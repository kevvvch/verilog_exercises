==> flow/design.v <==
module sequence_detector(clk, dataIn, rst_n, detected);
    input clk, dataIn, rst_n;
    output detected;
    wire clk, dataIn, rst_n;
    reg detected = 0;
  	parameter [14:0] seq = 15'b101001100110011;
    reg [14:0] shiftReg = 0;
    reg state = state_compare;
    parameter state_compare = 0;
    parameter state_detected = 1;
  	always @(posedge clk or negedge rst_n) begin
        if(!rst_n) begin
          	shiftReg <= 0;
            state <= state_compare; 
            detected <= 0; 
        end
        else begin
            case(state)
                state_compare: begin
                    shiftReg <= shiftReg << 1;
                    shiftReg[0] <= dataIn;
                    detected <= 0;
                    if(shiftReg == seq) begin
                        state = state_detected;
                    end
                    else begin
                        state = state_compare;
                    end
                end
                state_detected: begin
                    detected <= 1;
                    state = state_compare;
                end
                default: begin 
                    state <= state_compare; 
                    detected <= 0; 
                end
            endcase
        end
    end
endmodule
From RTL to reports: sequence_detector
What the tools print for sequence_detector, step after step.
Line numbers count from 1 in the design file above.
Library cell names are shortened.
The mark n/a stands for no value.

design
  top module = sequence_detector
  clock input = clk
  cell library = sky130hd
  library corner = tt_025C_1v80

Elaborated design
Counts by Yosys on the flattened word-level netlist (proc, flatten, opt, wreduce; memories kept). Register bits leave out memories and registers merged into their read ports (data or address); mux counts leave out enables and synchronous resets folded into registers. Print and check cells are left out. Cells with the same type and inputs are merged into one.

bit counts
  word-level cells = 8
  input port bits = 3
  register bits = 17
  output and inout bits = 1

cells by class
  eq/ne operators = 1
  bitwise operators = 1
  multiplexer cells = 3

operators with widths
  cell                               number
  == test 15 bit with constant B     1
  parallel mux 1 bit (select 2 bit)  2
  NOT 1 bit                          1
  2-to-1 mux 1 bit                   1

Longest topological paths
Longest topological path by Yosys (ltp), each cell counted once; first at word level (registers and memories cut), then after technology mapping (sequential cells cut; the memories' decode and read muxes count).

depth
  depth in word-level cells = 3
  ABC_AREA = 0
  mapped depth = 3
  mapped depth without buffers = 2

Mapped cells and area
Yosys stat after the flow's synthesis: flattened, memories mapped to cells. It holds for the ABC_AREA given above (unset counts as 0); a run with the other value may have another netlist.

synthesis totals
  cells in the netlist = 39
  buffer cells = 2
  area of sequential cells = 0.0004254 mm2
  flip-flop cells = 17
  chip area (Yosys) = 0.0006644 mm2

cell types
  cell     number  total area (um2)
  dfrtp_1  17      425.408
  mux2_2   14      157.651
  or4b_4   1       13.763
  nor4_2   1       12.512
  buf_6    1       11.261
  mux2_1   1       11.261
  or4bb_1  1       11.261
  or4b_1   1       10.01
  nand4_1  1       6.256
  buf_2    1       5.005

Path before layout
Source: OpenSTA report_checks on the synthesized netlist (no wires, ideal clock, input and output delay 20% of the period each), path of least setup slack; recovery checks are left aside. Register names are those of the netlist, which keeps one name where synthesis merged equal registers.

timing post-synthesis
  path kind = reg2reg
  start point = register state
  end point = register state
  library setup time = 96 ps
  driving pins on the path = 4
  arrival = 1,219 ps
  launch time at the first pin = 0 ps
  path delay = 1,315 ps
  period = 2,920 ps
  path buffers = 1
  path slack = 1,605 ps
  required time = 2,824 ps
  period reached after synthesis = 1,315 ps

"path delay" = arrival - input delay + setup time.
"driving pins on the path" counts driving pins, that of a launching flip-flop among them; a cell with two outputs on the path counts twice.
"period reached after synthesis" is the clock period less the worst setup slack; recovery checks do not enter. This is arithmetic on one report: input and output delays are still those of the set period (20% each).
The rows between start and end are the longest chain of elaborated cells between them; the timing report does not say that the signal goes this way. Where chains are equally long, one stands for them.
A line is the first line of the expression or statement that the cell stems from. Yosys adds cells for indexed reads and writes and turns some case tables into memories.
At most two assigning lines are given for a register; there are more.

between the ends, post-synthesis
  cells stage by stage = dfrtp_1 > buf_6 > or4b_4 > nor4_2
  length of the longest elaborated chain = 2
  elaborated cells on any way between the ends = 2
  source lines of those cells = 1
  those cells by class = 1 x mux; 1 x logic

RTL lines, path post-synthesis
  element                            RTL line  text
  start, declared                    8         reg state = state_compare;
  start, assigned                    14        state <= state_compare;
  start, assigned                    24        state = state_detected;
  NOT 1 bit                          18        case(state)
  parallel mux 1 bit (select 2 bit)  18
  end, assigned                      14
  end, assigned                      24
  end, declared                      8

Worst path after layout
From the final timing report of run 1: the path of least setup slack in the routed layout; clock arrival at registers is part of the times.
The path's times are printed in steps of 10 ps; the period is the one set.

timing after layout
  path kind = reg2out
  start point = register detected
  end point = output detected
  required time = 1,260 ps
  arrival = 1,140 ps
  driving pins on the path = 2
  external output delay = 320 ps
  launch time at the first pin = 280 ps
  period = 1,580 ps
  path buffers = 1
  path slack = 130 ps

At most two assigning lines are given for a register; there are more.

between the ends, after layout
  cells stage by stage = dfrtp_1 > clkdlybuf4s50_1
  length of the longest elaborated chain = 0
  elaborated cells on any way between the ends = 0
  source lines of those cells = 0

RTL lines, path after layout
  element          RTL line  text
  start, declared  3         output detected;
  start, assigned  15        detected <= 0;
  start, assigned  22        detected <= 0;
  end, declared    3

Lab notebook: sequence_detector

2 stored runs of sequence_detector in the flow (synthesis by Yosys, layout by OpenROAD, sky130hd cells), in arbitrary order. Constraints: input delay and output delay 20% of the set period each, output load 0.01 pF.
"period achieved" is the run's clock period less its worst setup slack. It is reckoned from that one timing run; input and output delays stay at 20% of the period that was set.
"time used up by the worst setup path": the worst setup path's part of the clock period (all of it between registers, 20% less for each end at a port) less its slack. A launch clock that arrives late makes it longer, a capture clock that arrives late makes it shorter.
"power consumption" is the tool's figure for a default switching activity; nothing was simulated.
"time used up by the worst setup path" is known to 10 ps.
A setting shown as . is not set for that run.

name                                                     run 1      run 2
period_ns                                                1.58       1.16
CORE_UTILIZATION                                         38         15
CAP_MARGIN                                               20         20
CORE_MARGIN                                              2          2
SLEW_MARGIN                                              20         20
SETUP_SLACK_MARGIN                                       .          0.25
CELL_PAD_IN_SITES_GLOBAL_PLACEMENT                       .          0
TNS_END_PERCENT                                          .          100
ABC_AREA                                                 .          1
GPL_TIMING_DRIVEN                                        .          1
GPL_ROUTABILITY_DRIVEN                                   .          0
CTS_CLUSTER_SIZE                                         .          53
CTS_CLUSTER_DIAMETER                                     .          147
time used up by the worst setup path (ps)                1,140      730
critical path type                                       reg2out    reg2out
power consumption (mW)                                   0.7242     1.139
area of the standard cells in the finished layout (mm2)  0.0007407  0.0008446
full die area (mm2)                                      0.002099   0.0051015
total negative slack on setup checks (ps)                0          0
worst setup slack after layout (ps)                      128        194
final design utilization (%)                             43.9       19.4
netlist area reported by Yosys (mm2)                     0.0006644  0.0006819
period achieved (ps)                                     1,452      966
